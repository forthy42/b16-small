==> flow/design.v <==
module sfr(clk, nreset, drun, sel, addr, r, w, dwrite, sfr_data,
	   LED7, gpio_0, gpio_1, irqrun, keys, pwm);
   input clk, nreset, drun, sel, r;
   input [7:0] addr;
   input [15:0] dwrite;
   input [1:0] 	w;
   output [15:0] sfr_data, LED7;
   inout [35:0] gpio_0, gpio_1;
   input [12:0] keys;
   input [35:0] pwm;
   output 	irqrun;
   reg [15:0] 	 sfr_data, LED7, tval0, tval1;
   reg [35:0] 	 gpio_0o, gpio_1o, gpio_0t, gpio_1t;
   reg [31:0] 	 timerval;
   reg [12:0]    keys_reg;
   reg 	 irqmask, irqact;
   assign irqrun = |{irqmask & irqact};
   genvar 	 i;
   generate for(i=0; i<36; i=i+1)
     begin : triout
	assign gpio_0[i] = gpio_0t[i] ? gpio_0o[i] | pwm[i] : 1'bz;
	assign gpio_1[i] = gpio_1t[i] ? gpio_1o[i] : 1'bz;
     end
   endgenerate
   always @(posedge clk or negedge nreset)
     if(!nreset) begin
	timerval <= 0;
     end else begin
	timerval <= timerval + drun;
     end
   always @(negedge clk or negedge nreset)
     if(!nreset) begin
	LED7 <= 16'hdead;
	gpio_0o <= 0;
	gpio_1o <= 0;
	gpio_0t <= 0;
	gpio_1t <= 0;
	tval0 <= 0;
	tval1 <= 0;
	irqact <= 1;
	irqmask <= 1;
	keys_reg <= 0;
     end else begin  
	keys_reg <= keys;
	if(sel) begin
	   if(w[1]) begin
	      case({ addr[7:1], 1'b0 })
		8'h00: LED7[15:8] <= dwrite[15:8];
		8'h08: irqmask <= dwrite[15:8];
		8'h10: tval0[15:8] <= dwrite[15:8];
		8'h12: tval1[15:8] <= dwrite[15:8];
		8'h22: gpio_0o[31:24] <= dwrite[15:8];
		8'h24: gpio_0o[15:8] <= dwrite[15:8];
		8'h2a: gpio_0t[31:24] <= dwrite[15:8];
		8'h2c: gpio_0t[15:8] <= dwrite[15:8];
		8'h32: gpio_1o[31:24] <= dwrite[15:8];
		8'h34: gpio_1o[15:8] <= dwrite[15:8];
		8'h3a: gpio_1t[31:24] <= dwrite[15:8];
		8'h3c: gpio_1t[15:8] <= dwrite[15:8];
	      endcase
	   end
           if(w[0]) begin
	      case({ addr[7:1], 1'b0 })
		8'h00: LED7[7:0] <= dwrite[7:0];
		8'h08: irqact <= dwrite[7:0];
		8'h10: tval0[7:0] <= dwrite[7:0];
		8'h12: tval1[7:0] <= dwrite[7:0];
		8'h20: gpio_0o[35:32] <= dwrite[7:0];
		8'h22: gpio_0o[23:16] <= dwrite[7:0];
		8'h24: gpio_0o[7:0] <= dwrite[7:0];
		8'h28: gpio_0t[35:32] <= dwrite[7:0];
		8'h2a: gpio_0t[23:16] <= dwrite[7:0];
		8'h2c: gpio_0t[7:0] <= dwrite[7:0];
		8'h30: gpio_1o[35:32] <= dwrite[7:0];
		8'h32: gpio_1o[23:16] <= dwrite[7:0];
		8'h34: gpio_1o[7:0] <= dwrite[7:0];
		8'h38: gpio_1t[35:32] <= dwrite[7:0];
		8'h3a: gpio_1t[23:16] <= dwrite[7:0];
		8'h3c: gpio_1t[7:0] <= dwrite[7:0];
	      endcase
	   end  
	end
	if(timerval == {tval0, tval1})
	  irqact <= 1;
     end
   always @(addr or r or sel or LED7 or tval0 or tval1 or timerval
            or gpio_0 or gpio_1 or gpio_0t or gpio_1t or irqmask or irqact or keys_reg)
     if(r & sel)
       case({ addr[7:1], 1'b0 })
	 8'h00: sfr_data <= LED7;
	 8'h08: sfr_data <= { irqmask, 7'h00, irqact };
	 8'h10: sfr_data <= tval0;
	 8'h12: sfr_data <= tval1;
	 8'h14: sfr_data <= timerval[31:16];
	 8'h16: sfr_data <= timerval[15:0];
	 8'h20: sfr_data <= gpio_0[35:32];
	 8'h22: sfr_data <= gpio_0[31:16];
	 8'h24: sfr_data <= gpio_0[15:0];
	 8'h28: sfr_data <= gpio_0t[35:32];
	 8'h2a: sfr_data <= gpio_0t[31:16];
	 8'h2c: sfr_data <= gpio_0t[15:0];
	 8'h30: sfr_data <= gpio_1[35:32];
	 8'h32: sfr_data <= gpio_1[31:16];
	 8'h34: sfr_data <= gpio_1[15:0];
	 8'h38: sfr_data <= gpio_1t[35:32];
	 8'h3a: sfr_data <= gpio_1t[31:16];
	 8'h3c: sfr_data <= gpio_1t[15:0];
	 8'h40: sfr_data <= keys_reg;
	 default sfr_data <= 0;
       endcase else sfr_data <= 0;
endmodule  
From RTL to reports: sfr --
The steps from the RTL of sfr to its reports follow in flow order. Lines are those of the file above, counted from 1. Operators: Yosys type, input widths -> output width; for muxes data width and select width s. The mark -- stands for no value.
Set-up: top sfr, clock input clk, library sky130hd, corner tt_025C_1v80

Elaborated design --
Counts by Yosys on the flattened word-level netlist (proc, flatten, opt, wreduce; memories kept). Register bits leave out memories and registers merged into their read ports (data or address). Print and check cells are left out. Cells with the same type and inputs are merged into one.
Word-level totals: register bits after elaboration 239, output and inout port bits 105, cells after elaboration 198
Operators by class: add/subtract/negate cells 1, eq/ne operators 19, multiplexer cells 78, bitwise operators 38, reductions and logical operators 32
Operators with widths (number):
- $pmux 16 s19 | 1
- $reduce_and 3->1 | 28
- $eq 7x5->1 const B | 12
- $mux 1 | 76
- $or 1x1->1 | 36
- $add 32x1->32 | 1
- $eq 32x32->1 | 1
- $eq 7x4->1 const B | 4
- $mux 16 | 1
- $eq 7x3->1 const B | 1
- $eq 7x6->1 const B | 1
- $logic_not 7->1 | 1
- $reduce_bool 2->1 | 3
- $and 1x1->1 | 2

Logic depth --
Yosys ltp: most cells in a row. Word level: on the elaborated netlist, between registers, memories and ports. Mapped: between sequential cells and ports; inverters and the memories' decode and read muxes count.
Logic depth: depth after elaboration 5, ABC_AREA 1, gate-level depth with buffers 13, mapped depth without buffers 11

Synthesis result --
Yosys stat after the flow's synthesis: flattened, memories mapped to cells. It holds for the ABC_AREA given above (unset counts as 0); a run with the other value may have another netlist. The area totals of this step are shown rounded.
Mapped netlist: cells in the netlist 1544, chip area (Yosys) 11900 sq um, flip-flop cells 239, buffers 74
Cells by type:
- sky130_fd_sc_hd__dfrtn_1 | number 194, area in all 4.85E+03 sq um
- sky130_fd_sc_hd__nand2_1 | number 551, area in all 2.07E+03 sq um
- sky130_fd_sc_hd__o21ai_0 | number 190, area in all 950.912 sq um
- sky130_fd_sc_hd__dfrtp_1 | number 32, area in all 800.768 sq um
- sky130_fd_sc_hd__nand3_1 | number 132, area in all 660.634 sq um
- sky130_fd_sc_hd__nor2_1 | number 112, area in all 420.403 sq um
- sky130_fd_sc_hd__dfstp_2 | number 13, area in all 341.578 sq um
- sky130_fd_sc_hd__inv_1 | number 78, area in all 292.781 sq um
- sky130_fd_sc_hd__or2_2 | number 43, area in all 269.008 sq um
- sky130_fd_sc_hd__xnor2_1 | number 24, area in all 210.202 sq um
- sky130_fd_sc_hd__xor2_1 | number 22, area in all 192.685 sq um
- sky130_fd_sc_hd__clkbuf_1 | number 46, area in all 172.666 sq um
- sky130_fd_sc_hd__buf_2 | number 22, area in all 110.106 sq um
- sky130_fd_sc_hd__nand4_1 | number 14, area in all 87.584 sq um
- sky130_fd_sc_hd__nor3_1 | number 15, area in all 75.072 sq um
- sky130_fd_sc_hd__nor2_4 | number 6, area in all 67.565 sq um
- sky130_fd_sc_hd__nor3_2 | number 5, area in all 50.048 sq um
- sky130_fd_sc_hd__nand2_2 | number 6, area in all 37.536 sq um
Not listed: further types 14, cells in them 39.

## Implementation results

sfr through Yosys and OpenROAD on sky130hd: 2 stored runs, unordered, with their settings and measured results. The constraints put input and output delay at 20% of the set period each and load the outputs with 0.01 pF.
By "total power after layout" is meant OpenSTA's value without simulated activity: inputs other than the clock are taken to toggle once in ten clock periods, and the tool carries that through the logic.
The measured numbers are rounded.

[flow run A] flow files
==> flow/run.sh <==
#!/bin/bash
# the make line also repeats the synthesis and layout settings of config.mk as NAME=value (left out here)
make -C /OpenROAD-flow-scripts/flow DESIGN_CONFIG=/design/flow/config.mk WORK_HOME=/design/flow/orfs CLKGATE_MAP_FILE= finish
==> flow/config.mk <==
export PLATFORM = sky130hd
export DESIGN_NAME = sfr
export DESIGN_NICKNAME = sfr
export VERILOG_FILES = /design/flow/design.v
export SDC_FILE = /design/flow/constraint.sdc
export NUM_CORES = 4
export LEC_CHECK = 0
export ABC_AREA = 1
export CAP_MARGIN = 20
export CORE_MARGIN = 2
export CORE_UTILIZATION = 27
export CTS_CLUSTER_DIAMETER = 87
export CTS_CLUSTER_SIZE = 22
export MAX_ROUTING_LAYER = met4
export MIN_ROUTING_LAYER = met1
export PLACE_DENSITY = 0.94
export SETUP_SLACK_MARGIN = 1.6
export SLEW_MARGIN = 20
==> flow/constraint.sdc <==
create_clock -name core_clock -period 5.45 [get_ports {clk}]
set_input_delay 1.0900 -clock core_clock [delete_from_list [all_inputs] [get_ports {clk}]]
set_output_delay 1.0900 -clock core_clock [all_outputs]
set_load 0.01 [all_outputs]

[flow run A] result: final worst hold slack 0.432 ns; netlist area reported by Yosys 11,900 sq um; smallest setup slack -0.393 ns; area of the standard cells in the finished layout 17,700 sq um; overall die area 45,800 sq um; total power after layout 0.00393 W

[flow run B] flow files
==> flow/run.sh <==
#!/bin/bash
# the make line also repeats the synthesis and layout settings of config.mk as NAME=value (left out here)
make -C /OpenROAD-flow-scripts/flow DESIGN_CONFIG=/design/flow/config.mk WORK_HOME=/design/flow/orfs CLKGATE_MAP_FILE= finish
==> flow/config.mk <==
export PLATFORM = sky130hd
export DESIGN_NAME = sfr
export DESIGN_NICKNAME = sfr
export VERILOG_FILES = /design/flow/design.v
export SDC_FILE = /design/flow/constraint.sdc
export NUM_CORES = 4
export LEC_CHECK = 0
export CAP_MARGIN = 20
export CELL_PAD_IN_SITES_GLOBAL_PLACEMENT = 3
export CORE_ASPECT_RATIO = 1.92
export CORE_MARGIN = 2
export CORE_UTILIZATION = 71
export MIN_ROUTING_LAYER = met2
export PLACE_DENSITY = 0.47
export SETUP_SLACK_MARGIN = 0.9
export SLEW_MARGIN = 5
export TNS_END_PERCENT = 10
==> flow/constraint.sdc <==
create_clock -name core_clock -period 3.62 [get_ports {clk}]
set_input_delay 0.7240 -clock core_clock [delete_from_list [all_inputs] [get_ports {clk}]]
set_output_delay 0.7240 -clock core_clock [all_outputs]
set_load 0.01 [all_outputs]

[flow run B] result: not finished: placement ended with error GPL-0301
