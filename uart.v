==> flow/design.v <==
module uart(clk, nreset, rx, tx, id, od, dix, dox, wip, rate, debug);
   input clk, nreset, rx, dox;
   input [7:0] od;
   output [7:0] id;
   output [15:0] rate;
   output [9:0] debug;
   output 	dix, wip, tx;
   reg [9:0] 	disr, dosr;
   reg 		dix, srset, tx;
   reg [1:0] 	lastrx;
   reg [15:0] 	cnt, cnto, cntmax;
   reg [3:0] 	bitcnt, bitcnto;
   assign id = disr[8:1];
   assign rate = cntmax;
   assign debug = { srset, lastrx, bitcnt, disr[9:7] };
   assign wip = |bitcnto;
   always @(posedge clk or negedge nreset)
     if(!nreset) begin
	cnt <= 0;
	cnto <= 0;
	cntmax <= 0;
	dix <= 0;
	disr <= 0;
	dosr <= 0;
	srset <= 0;
	lastrx <= 2'b11;
	bitcnt <= 0;
	bitcnto <= 0;
	tx <= 1;
     end else begin
	lastrx <= { lastrx[0], rx };
	if(srset) begin
	   dix <= 0;
	   if(!bitcnt) begin
	      if(lastrx == 2'b10) begin
		 bitcnt <= 1;
		 cnt <= cntmax >> 1;
		 disr <= { lastrx[0], disr[9:1] };
	      end
	   end else begin
	      cnt <= cnt - 1;
	      if(cnt == 1) begin
		 cnt <= cntmax;
		 bitcnt <= bitcnt + 1;
		 disr <= { lastrx[0], disr[9:1] };
		 if(bitcnt == 10) begin
		    bitcnt <= 0;
		    dix <= 1;
		 end
	      end
	   end  
	   if(wip) begin
	      if(cnto == 1) begin
		 { dosr, tx } <= { 1'b1, dosr };
		 bitcnto <= bitcnto + 1;
		 cnto <= cntmax;
		 if(bitcnto == 10) begin
		    bitcnto <= 0;
		 end
	      end else begin
		 cnto <= cnto - 1;
	      end
	   end else if(dox) begin
	      bitcnto <= 1;
	      dosr <= { 1'b1, od, 1'b0 };
	      cnto <= 1;
	   end
	end else begin  
	   if(lastrx == 2'b10) begin
	      if(cntmax) begin
	        cntmax <= (cntmax + cnt + 1) >> 1;
	        cnt <= cnt >> 1;
	        srset <= 1;
	        bitcnt <= 3;
	        disr[9] <= 1;
	      end else begin
	        cnt <= 0;
	      end
	   end else begin
	      cnt <= cnt + 1;
	      if(lastrx == 2'b01) begin
		 cntmax <= cnt + 1;
		 cnt <= 0;
	      end
	   end
	end
     end  
endmodule  
# == Step by step through the tools: uart ==
# Tool output for the design above, in the order of the flow.
# Lines are those of the file above, counted from 1.
# Not given: -
# inputs
design,uart
clock_port,clk
library,sky130hd
lib_corner,tt_025C_1v80

# == Word level ==
# Counts by Yosys on the flattened word-level netlist (proc, flatten, opt, wreduce; memories kept). Register bits leave out memories and registers merged into their read ports (data or address). Print and check cells are left out. Cells with the same type and inputs are merged into one.
# word_totals
register_bits,81
input_bits,12
output_inout_bits,37
word_cells,87
# classes
add_sub_neg,7
eq_ne,11
mux,42
n_logic,1
reduce_and_logical,14
# ops
cell,n
16-bit 2-to-1 mux,12
4-bit 2-to-1 mux,11
16-bit by 1-bit subtractor with 16-bit output with constant B,2
16-bit by 1-bit == test with 1-bit output with constant B,2
10-bit 2-to-1 mux,3
9-bit 2-to-1 mux,3
16-bit by 16-bit adder with 17-bit output,1
17-bit by 1-bit adder with 17-bit output with constant B,1
16-bit by 1-bit adder with 16-bit output with constant B,1
16-bit nonzero test,1
15-bit 2-to-1 mux,1
3-bit AND reduction,4
1-bit 2-to-1 mux,12
2-bit nonzero test,5
4-bit by 1-bit adder with 4-bit output with constant B,2
4-bit == test with constant B,2
2-bit by 1-bit != test with 1-bit output with constant B,3
4-bit zero test,1
4-bit AND reduction,1
4-bit OR reduction,1
3-bit by 1-bit != test with 1-bit output with constant B,1
3-bit by 2-bit != test with 1-bit output with constant B,1
2-bit by 1-bit == test with 1-bit output with constant B,1
2-bit == test with constant B,1
2-bit AND reduction,1
1-bit NOT,1

# == Logic depth ==
# Yosys ltp: most cells in a row. Word level: on the elaborated netlist, between registers, memories and ports. Mapped: between sequential cells and ports; inverters and the memories' decode and read muxes count.
# logic_depth
ltp_word,5
ABC_AREA,0
ltp_mapped,11
depth_no_buf,8

# == After synthesis ==
# Yosys stat after the flow's synthesis: flattened, memories mapped to cells. It holds for the ABC_AREA given above (unset counts as 0); a run with the other value may have another netlist.
# Totals and module areas in this step are rounded.
# types
type,n,area_total_um2
sky130_fd_sc_hd__dfrtp_1,77,1.93E+03
sky130_fd_sc_hd__o21ai_0,76,380.365
sky130_fd_sc_hd__ha_1,28,350.336
sky130_fd_sc_hd__nand2_1,85,319.056
sky130_fd_sc_hd__a21oi_1,53,265.254
sky130_fd_sc_hd__xnor2_1,29,253.994
sky130_fd_sc_hd__nor2_1,52,195.187
sky130_fd_sc_hd__clkbuf_1,30,112.608
sky130_fd_sc_hd__mux2_2,10,112.608
sky130_fd_sc_hd__nand3_1,19,95.091
sky130_fd_sc_hd__nor3_1,18,90.086
sky130_fd_sc_hd__nor4_1,14,87.584
sky130_fd_sc_hd__inv_1,22,82.579
sky130_fd_sc_hd__a31oi_1,13,81.328
sky130_fd_sc_hd__mux2i_1,8,80.077
sky130_fd_sc_hd__dfstp_2,3,78.826
sky130_fd_sc_hd__nor3b_1,10,75.072
sky130_fd_sc_hd__xor2_1,7,61.309
# Other cell types: 58; their cells: 152.
# mapped
stdcells,706
yosys_area_um2,5910
seqArea_um2,2010
ff_cells,80
buf_cells,50

# == Worst setup path after synthesis ==
# Source: OpenSTA report_checks on the synthesized netlist (no wires, ideal clock, input and output delay 20% of the period each), path of least setup slack; recovery checks are left aside. Register names are those of the netlist, which keeps one name where synthesis merged equal registers.
# synth_timing
path_kind,register to register
start,register cnt[0]
end,register cntmax[15]
period_ns,2.59
setup_ns,0.128
arrival_time_ns,2.462
required_ns,2.462
setup_slack_ns,0.000
delay_ns,2.590
stages,10
path_buffers,1
synth_period_reached_ns,2.59
# "delay_ns" is the arrival time less input delay plus setup time.
# "stages" counts driving pins, that of a launching flip-flop among them; a cell with two outputs on the path counts twice.
# "synth_period_reached_ns" is the clock period less the worst setup slack; recovery checks do not enter. This is arithmetic on one report: input and output delays are still those of the set period (20% each).
# Between the ends stands the longest chain of elaborated cells between them, by number of cells; it is not shown to be the way that was timed. Of several equally long chains one is given.
# Each line given opens the expression or statement behind the cell; cells for indexed reads and writes are added by Yosys, which also makes memories of some case tables.
# At most two assigning lines are given for a register; there are more.
# synth_between
cell_sequence,sky130_fd_sc_hd__dfrtp_1 > sky130_fd_sc_hd__clkbuf_1 > sky130_fd_sc_hd__or2_2 > sky130_fd_sc_hd__fa_1 > sky130_fd_sc_hd__a21o_1 > sky130_fd_sc_hd__a22o_1 > sky130_fd_sc_hd__o31ai_1 > sky130_fd_sc_hd__o21bai_1 > sky130_fd_sc_hd__o221ai_1 > sky130_fd_sc_hd__a21oi_1
elab_chain_len,4
cone_cells,6
# synth_rtl
element,line_no,text
from (decl),11,"reg [15:0] cnt, cnto, cntmax;"
from (assign),37,cnt <= cntmax >> 1;
from (assign),41,cnt <= cnt - 1;
16-bit by 16-bit adder with 17-bit output,71,cntmax <= (cntmax + cnt + 1) >> 1;
17-bit by 1-bit adder with 17-bit output,71,
16-bit 2-to-1 mux,70,if(cntmax) begin
16-bit 2-to-1 mux,69,if(lastrx == 2'b10) begin
to (assign),71,
to (assign),82,cntmax <= cnt + 1;
to (decl),11,

# == Timing after layout ==
# From the final timing report of stored run 1: the path of least setup slack in the routed layout; clock arrival at registers is part of the times.
# layout_timing
path_kind,register to register
start,register cnt[0]
end,register cntmax[15]
period_ns,3.48
setup_ns,0.11
arrival_time_ns,3.07
required_ns,3.71
setup_slack_ns,0.65
stages,9
path_buffers,0
# Between the ends stands the longest chain of elaborated cells between them, by number of cells; it is not shown to be the way that was timed. Of several equally long chains one is given.
# At most two assigning lines are given for a register; there are more.
# layout_between
cell_sequence,sky130_fd_sc_hd__dfrtp_1 > sky130_fd_sc_hd__or2_2 > sky130_fd_sc_hd__fa_1 > sky130_fd_sc_hd__a21o_1 > sky130_fd_sc_hd__a22o_1 > sky130_fd_sc_hd__o31ai_1 > sky130_fd_sc_hd__o21bai_1 > sky130_fd_sc_hd__o221ai_1 > sky130_fd_sc_hd__a21oi_1
elab_chain_len,4
cone_cells,6
# layout_rtl
element,line_no,text
from (decl),11,"reg [15:0] cnt, cnto, cntmax;"
from (assign),37,cnt <= cntmax >> 1;
from (assign),41,cnt <= cnt - 1;
16-bit by 16-bit adder with 17-bit output,71,cntmax <= (cntmax + cnt + 1) >> 1;
17-bit by 1-bit adder with 17-bit output,71,
16-bit 2-to-1 mux,70,if(cntmax) begin
16-bit 2-to-1 mux,69,if(lastrx == 2'b10) begin
to (assign),71,
to (assign),82,cntmax <= cnt + 1;
to (decl),11,

==> runs of uart <==
Record of 2 stored runs of the RTL-to-layout flow on uart, platform sky130hd. The runs are unordered. Constraints: input delay and output delay 20% of the set period each, output load 0.01 pF.
"achieved_period_ns" is the run's clock period less its worst setup slack. It is reckoned from that one timing run; input and output delays stay at 20% of the period that was set.
"worst_path_allowed_less_slack_ns": the worst setup path's part of the clock period (all of it between registers, 20% less for each end at a port) less its slack. A launch clock that arrives late makes it longer, a capture clock that arrives late makes it shorter.
"power_mw" rests on the timing tool's default activity at the inputs, not on a simulated workload.
Values from the reports are rounded here.

Stored run 1, flow files:
==> flow/run.sh <==
#!/bin/bash
# the make line also repeats the synthesis and layout settings of config.mk as NAME=value (left out here)
make -C /OpenROAD-flow-scripts/flow DESIGN_CONFIG=/design/flow/config.mk WORK_HOME=/design/flow/orfs CLKGATE_MAP_FILE= finish
==> flow/config.mk <==
export PLATFORM = sky130hd
export DESIGN_NAME = uart
export DESIGN_NICKNAME = uart
export VERILOG_FILES = /design/flow/design.v
export SDC_FILE = /design/flow/constraint.sdc
export NUM_CORES = 4
export LEC_CHECK = 0
export CAP_MARGIN = 20
export CORE_MARGIN = 2
export CORE_UTILIZATION = 40
export SLEW_MARGIN = 20
==> flow/constraint.sdc <==
create_clock -name core_clock -period 3.48 [get_ports {clk}]
set_input_delay 0.6960 -clock core_clock [delete_from_list [all_inputs] [get_ports {clk}]]
set_output_delay 0.6960 -clock core_clock [all_outputs]
set_load 0.01 [all_outputs]

==> results of stored run 1, as CSV <==
result,value
synthArea_um2,5910
achieved_period_ns,2.835
power_mw,6.36
worst_setup_slack_ns,0.645
dieArea_um2,15800
worst_path_allowed_less_slack_ns,2.83
critical_path_type,"register to register"
post_route_util_frac,0.472
worst_hold_slack_ns,0.405
cell_area_final_um2,6830
total_negative_slack_ns,0.000

Stored run 2, flow files:
==> flow/run.sh <==
#!/bin/bash
# the make line also repeats the synthesis and layout settings of config.mk as NAME=value (left out here)
make -C /OpenROAD-flow-scripts/flow DESIGN_CONFIG=/design/flow/config.mk WORK_HOME=/design/flow/orfs CLKGATE_MAP_FILE= finish
==> flow/config.mk <==
export PLATFORM = sky130hd
export DESIGN_NAME = uart
export DESIGN_NICKNAME = uart
export VERILOG_FILES = /design/flow/design.v
export SDC_FILE = /design/flow/constraint.sdc
export NUM_CORES = 4
export LEC_CHECK = 0
export CAP_MARGIN = 20
export CELL_PAD_IN_SITES_GLOBAL_PLACEMENT = 1
export CORE_MARGIN = 2
export CORE_UTILIZATION = 47
export GPL_ROUTABILITY_DRIVEN = 1
export GPL_TIMING_DRIVEN = 1
export HOLD_SLACK_MARGIN = -0.05
export MAX_ROUTING_LAYER = met4
export MIN_ROUTING_LAYER = met1
export PLACE_DENSITY_LB_ADDON = 0.11
export SLEW_MARGIN = 20
export TNS_END_PERCENT = 40
==> flow/constraint.sdc <==
create_clock -name core_clock -period 5.02 [get_ports {clk}]
set_input_delay 1.0040 -clock core_clock [delete_from_list [all_inputs] [get_ports {clk}]]
set_output_delay 1.0040 -clock core_clock [all_outputs]
set_load 0.01 [all_outputs]

==> results of stored run 2, as CSV <==
result,value
synthArea_um2,5910
achieved_period_ns,3.334
power_mw,4.35
worst_setup_slack_ns,1.69
dieArea_um2,13500
worst_path_allowed_less_slack_ns,2.33
critical_path_type,"register to output"
post_route_util_frac,0.55
worst_hold_slack_ns,0.395
cell_area_final_um2,6690
total_negative_slack_ns,0.000
