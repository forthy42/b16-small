==> flow/design.v <==
module dbg_uart(clk, nreset, dix, dox, id, od,
		csu, addru, ru, wru, data, datau, status, state);
   input clk, nreset, dix;
   input [7:0] id, status;
   input [15:0] data;
   output 	dox, csu, ru;
   output [7:0] od;
   output [15:0] addru, datau;
   output [1:0]  wru;
   output [2:0] state;
   reg 		 dox, ru;
   reg [2:0] 	 state;
   reg [7:0] 	 od, lowbyte;
   reg [15:0] 	 addru, datau;
   reg [1:0] 	 wru;
   wire 	 csu = |{wru, ru};
   always @(posedge clk or negedge nreset)
     if(!nreset) begin
	dox <= 0;
	ru <= 0;
	wru <= 0;
	addru <= 0;
	datau <= 0;
	lowbyte <= 0;
	od <= 0;
     end else begin
	dox <= 0;
	if(csu & status[1]) begin
	   addru <= addru + ru + wru[0] + wru[1];
	   ru <= 0;
	   wru <= 0;
	   if(ru) begin
	     { dox, od } <= { 1'b1, ~addru[0] ? data[15:8] : data[7:0] };
	     lowbyte <= data[7:0];
	   end
	end else if(dix) begin
	   case(state)
	     3'b000: case(id)
		      "a": state <= 2;
		      "i": { dox, od } <= { 1'b1, status };
		      "w": state <= 1;
		      "W": state <= 4;
		      "r": ru <= 1;
		      "l": { addru, dox, od } <= { addru + 1, 1'b1, lowbyte };
		      default: state <= 0;
		    endcase  
	     3'b001: begin
		datau <= { id, id };
		wru <= addru[0] ? 2'b01 : 2'b10;
		state <= 0;
	     end
	     3'b010: begin
		addru[15:8] <= id;
		state <= 3;
	     end
	     3'b011: begin
		addru[7:0] <= id;
		state <= 0;
	     end
	     3'b100: begin
		datau[15:8] <= id;
		state <= 5;
	     end
	     3'b101: begin
		datau[7:0] <= id;
		wru <= 2'b11;
		state <= 0;
	     end
	     3'b110: state <= 0;
	     3'b111: state <= 0;
	   endcase  
	end  
     end  
endmodule  
# Reports on dbg_uart
# Tool output for the design above, in the order of the flow.
# Line numbers count from 1 in the design file above.
# Library cell names are shortened.
# The mark - stands for no value.
dict set report design {
  top {dbg_uart}
  clk_port {clk}
  library {sky130hd}
  lib_corner {tt_025C_1v80}
}

# Elaborated design
# Yosys after proc, flatten, opt, wreduce and memory -nomap, before mapping. Memory bits, and registers merged into a memory's read port (data or address), are not among the register bits. Print and check cells are not counted. Equal cells are merged and count once.
dict set report op_classes {
  addsub 4
  mul 0
  n_div 0
  cmp 0
  equal 16
  shift 0
  muxes 29
  logic 2
  reduce_logical 24
}
# cell n
set ops {}
lappend ops {{two-way mux 8 bit} 11}
lappend ops {{adder 16 x 1 -> 16 bit} 3}
lappend ops {{equality test 8 x 7 -> 1 bit with constant B} 6}
lappend ops {{parallel mux 8 bit (select 2 bit)} 3}
lappend ops {{parallel mux 3 bit (select 4 bit)} 2}
lappend ops {{adder 16 x 1 -> 16 bit with constant B} 1}
lappend ops {{AND reduction 3 bit} 5}
lappend ops {{equality test 3 bit with constant B} 4}
lappend ops {{nonzero test 3 bit} 4}
lappend ops {{two-way mux 1 bit} 9}
lappend ops {{nonzero test 2 bit} 3}
lappend ops {{OR reduction 2 bit} 3}
lappend ops {{equality test 3 x 2 -> 1 bit with constant B} 2}
lappend ops {{OR reduction 3 bit} 2}
lappend ops {{two-way mux 2 bit} 3}
lappend ops {{AND reduction 5 bit} 1}
lappend ops {{OR reduction 5 bit} 1}
lappend ops {{inequality test 2 bit with constant B} 2}
lappend ops {{AND reduction 2 bit} 2}
lappend ops {{AND reduction 4 bit} 1}
lappend ops {{nonzero test 4 bit} 1}
lappend ops {{parallel mux 2 bit (select 2 bit)} 1}
lappend ops {{equality test 3 x 1 -> 1 bit with constant B} 1}
lappend ops {{inequality test 3 bit with constant B} 1}
lappend ops {{zero test 3 bit} 1}
lappend ops {{bitwise AND 1 bit} 1}
lappend ops {{inverter 1 bit} 1}
dict set report word_totals {
  reg_bits 55
  latchBits 0
  ram_bits 0
  romBits 0
  clocked_rd_ports_x_width 0
  mem_count 0
  input_bits 35
  out_inout_bits 48
  elab_cells 85
}

# Logic depth
# Yosys ltp: most cells in a row. Word level: on the elaborated netlist, between registers, memories and ports. Mapped: between sequential cells and ports; inverters and the memories' decode and read muxes count.
dict set report logic_depth {
  ltp_word 6
  abc_area 0
  depth_mapped 8
  depth_no_buf 8
}

# Mapped cells and area
# Source: synth_stat.txt of the flow (Yosys; design flattened, memories mapped). It holds for the ABC_AREA given above (unset counts as 0); a run with the other value may have another netlist.
# The area totals of this step are shown rounded.
# cell n
set types {}
lappend types {dfrtp_1 52}
lappend types {mux2_2 31}
lappend types {a21oi_1 28}
lappend types {mux2i_1 10}
lappend types {edfxtp_1 3}
lappend types {nand2_1 23}
lappend types {clkbuf_1 22}
lappend types {o21ai_0 16}
lappend types {nor2_1 19}
lappend types {xnor2_1 8}
lappend types {a211oi_1 9}
lappend types {nor2b_1 9}
lappend types {nand3_1 11}
lappend types {nand4_1 8}
lappend types {nor3_1 9}
lappend types {and4_1 5}
lappend types {xor2_1 5}
lappend types {fa_1 2}
# Not listed: further types 44, cells in them 85.
dict set report mapped {
  stdcells 355
  yosys_area_mm2 0.00348
  seq_area_mm2 0.00139
  flip_flops 55
  buf_cells 26
}

# Timing after synthesis
# Path of least setup slack by OpenSTA after synthesis, without wires, with an ideal clock, recovery checks aside; 20% of the period is set as input and as output delay. Where synthesis merged equal registers, the netlist keeps one of their names.
dict set report synth_path {
  path_kind {reg-to-reg}
  start {register ru}
  end {register addru[10]}
  tclk_ns 4.01
  setup_ns 0.124
  launch_ns 0.000
  arrival_time_ns 2.346
  path_slack_ns 1.540
  path_delay_ns 2.470
  stages 9
  path_buffers 0
  period_less_setup_slack_ns 2.47
}
# "path_delay_ns" is the arrival time less input delay plus setup time.
# "stages": output pins that drive a net of the path, with the launching flip-flop's if there is one; two outputs of one cell count as two.
# "period_less_setup_slack_ns" = period - worst setup slack (recovery checks aside). The figure is calculated, with input and output delays left at 20% of the set period.
# Between the ends stands the longest chain of elaborated cells between them, by number of cells; it is not shown to be the way that was timed. Of several equally long chains one is given.
# Each line given opens the expression or statement behind the cell; cells for indexed reads and writes are added by Yosys, which also makes memories of some case tables.
# A register here has more assigning lines than the two given.
dict set report synth_via {
  path_cell_list {dfrtp_1 fa_1 ha_1 fa_1 and4_1 and2_1 nand2_1 nor3_1 a211o_1}
  elab_chain_cells 4
  cone_cells 10
  cone_lines 3
  cone_classes {add/sub (3); eq/ne (1); mux (1); logic (1); reduce/logical (4)}
}
# element line
set synth_lines {}
lappend synth_lines {{from (decl)} 6} ;# output dox, csu, ru;
lappend synth_lines {{from (assign)} 20} ;# ru <= 0;
lappend synth_lines {{from (assign)} 30} ;# ru <= 0;
lappend synth_lines {{adder 16 x 1 -> 16 bit (3 in a row)} 29} ;# addru <= addru + ru + wru[0] + wru[1];
lappend synth_lines {{two-way mux 8 bit} 28} ;# if(csu & status[1]) begin
lappend synth_lines {{to (assign)} 29}
lappend synth_lines {{to (assign)} 53} ;# addru[15:8] <= id;
lappend synth_lines {{to (decl)} 8} ;# output [15:0] addru, datau;

# Timing after layout
# From the final timing report of run B: the path of least setup slack in the routed layout; clock arrival at registers is part of the times.
dict set report layout_path {
  path_kind {reg-to-reg}
  start {register wru[1]}
  end {register addru[10]}
  tclk_ns 1.93
  setup_ns 0.11
  launch_ns 0.31
  arrival_time_ns 2.50
  path_slack_ns -0.37
  stages 9
  path_buffers 0
}
# Between the ends stands the longest chain of elaborated cells between them, by number of cells; it is not shown to be the way that was timed. Of several equally long chains one is given.
# A register here has more assigning lines than the two given.
dict set report layout_via {
  path_cell_list {dfrtp_2 fa_2 ha_4 fa_2 and4_4 nand2_2 nor2_4 o21ai_1 a211o_1}
  elab_chain_cells 4
  cone_cells 8
  cone_lines 3
  cone_classes {add/sub (1); eq/ne (1); mux (1); logic (1); reduce/logical (4)}
}
# element line
set layout_lines {}
lappend layout_lines {{from (decl)} 9} ;# output [1:0]  wru;
lappend layout_lines {{from (assign)} 21} ;# wru <= 0;
lappend layout_lines {{from (assign)} 49} ;# wru <= addru[0] ? 2'b01 : 2'b10;
lappend layout_lines {{OR reduction 3 bit} 16} ;# wire csu = |{wru, ru};
lappend layout_lines {{bitwise AND 1 bit} 28} ;# if(csu & status[1]) begin
lappend layout_lines {{nonzero test 3 bit} -}
lappend layout_lines {{AND reduction 3 bit} -}
lappend layout_lines {{to (assign)} 29} ;# addru <= addru + ru + wru[0] + wru[1];
lappend layout_lines {{to (assign)} 53} ;# addru[15:8] <= id;
lappend layout_lines {{to (decl)} 8} ;# output [15:0] addru, datau;

Flow measurements of dbg_uart on sky130hd: 2 stored runs with different settings, listed in no order. Input and output delays are each 20% of the period that was set; the output load is 0.01 pF.
"clock_period_reached_ns": clock period set for the run, less the worst setup slack. It is reckoned from that one timing run; input and output delays stay at 20% of the period that was set.
"worst_path_ns" is the time allowed to the run's worst setup path (the clock period less input and output delay, where it has them) less its slack. Clock arrival times count: a late capture clock shortens it, a late launch clock lengthens it.
By "final_power_w" is meant OpenSTA's value without simulated activity: inputs other than the clock are taken to toggle once in ten clock periods, and the tool carries that through the logic.
Results are given in rounded form.

[flow] run A: files
==> flow/run.sh <==
#!/bin/bash
# the make line also repeats the synthesis and layout settings of config.mk as NAME=value (left out here)
make -C /OpenROAD-flow-scripts/flow DESIGN_CONFIG=/design/flow/config.mk WORK_HOME=/design/flow/orfs CLKGATE_MAP_FILE= finish
==> flow/config.mk <==
export PLATFORM = sky130hd
export DESIGN_NAME = dbg_uart
export DESIGN_NICKNAME = dbg_uart
export VERILOG_FILES = /design/flow/design.v
export SDC_FILE = /design/flow/constraint.sdc
export NUM_CORES = 4
export LEC_CHECK = 0
export ABC_AREA = 0
export CAP_MARGIN = 20
export CELL_PAD_IN_SITES_GLOBAL_PLACEMENT = 2
export CORE_MARGIN = 2
export CORE_UTILIZATION = 54
export CTS_CLUSTER_DIAMETER = 278
export CTS_CLUSTER_SIZE = 97
export GPL_ROUTABILITY_DRIVEN = 1
export HOLD_SLACK_MARGIN = 0.07
export MAX_ROUTING_LAYER = met4
export SLEW_MARGIN = 20
==> flow/constraint.sdc <==
create_clock -name core_clock -period 4.43 [get_ports {clk}]
set_input_delay 0.8860 -clock core_clock [delete_from_list [all_inputs] [get_ports {clk}]]
set_output_delay 0.8860 -clock core_clock [all_outputs]
set_load 0.01 [all_outputs]

[flow] run A: no results, placement failed with GPL-0301

[flow] run B: files
==> flow/run.sh <==
#!/bin/bash
# the make line also repeats the synthesis and layout settings of config.mk as NAME=value (left out here)
make -C /OpenROAD-flow-scripts/flow DESIGN_CONFIG=/design/flow/config.mk WORK_HOME=/design/flow/orfs CLKGATE_MAP_FILE= finish
==> flow/config.mk <==
export PLATFORM = sky130hd
export DESIGN_NAME = dbg_uart
export DESIGN_NICKNAME = dbg_uart
export VERILOG_FILES = /design/flow/design.v
export SDC_FILE = /design/flow/constraint.sdc
export NUM_CORES = 4
export LEC_CHECK = 0
export CAP_MARGIN = 20
export CORE_MARGIN = 2
export CORE_UTILIZATION = 26
export CTS_CLUSTER_DIAMETER = 309
export MAX_ROUTING_LAYER = met4
export MIN_ROUTING_LAYER = met1
export SLEW_MARGIN = 0
==> flow/constraint.sdc <==
create_clock -name core_clock -period 1.93 [get_ports {clk}]
set_input_delay 0.3860 -clock core_clock [delete_from_list [all_inputs] [get_ports {clk}]]
set_output_delay 0.3860 -clock core_clock [all_outputs]
set_load 0.01 [all_outputs]

[flow] run B: metrics
[metrics] utilization_pct = 43.0
[metrics] ws_setup_ns = -0.368
[metrics] layout_stdcell_area_mm2 = 0.00565
[metrics] worst_path_ns = 2.30
[metrics] timing.worst_path_kind = reg-to-reg
[metrics] die_mm2 = 0.0143
[metrics] final_power_w = 0.00646
[metrics] clock_period_reached_ns = 2.298
[metrics] synth_chip_area_mm2 = 0.00348
[metrics] setup_tns_ns = -3.57
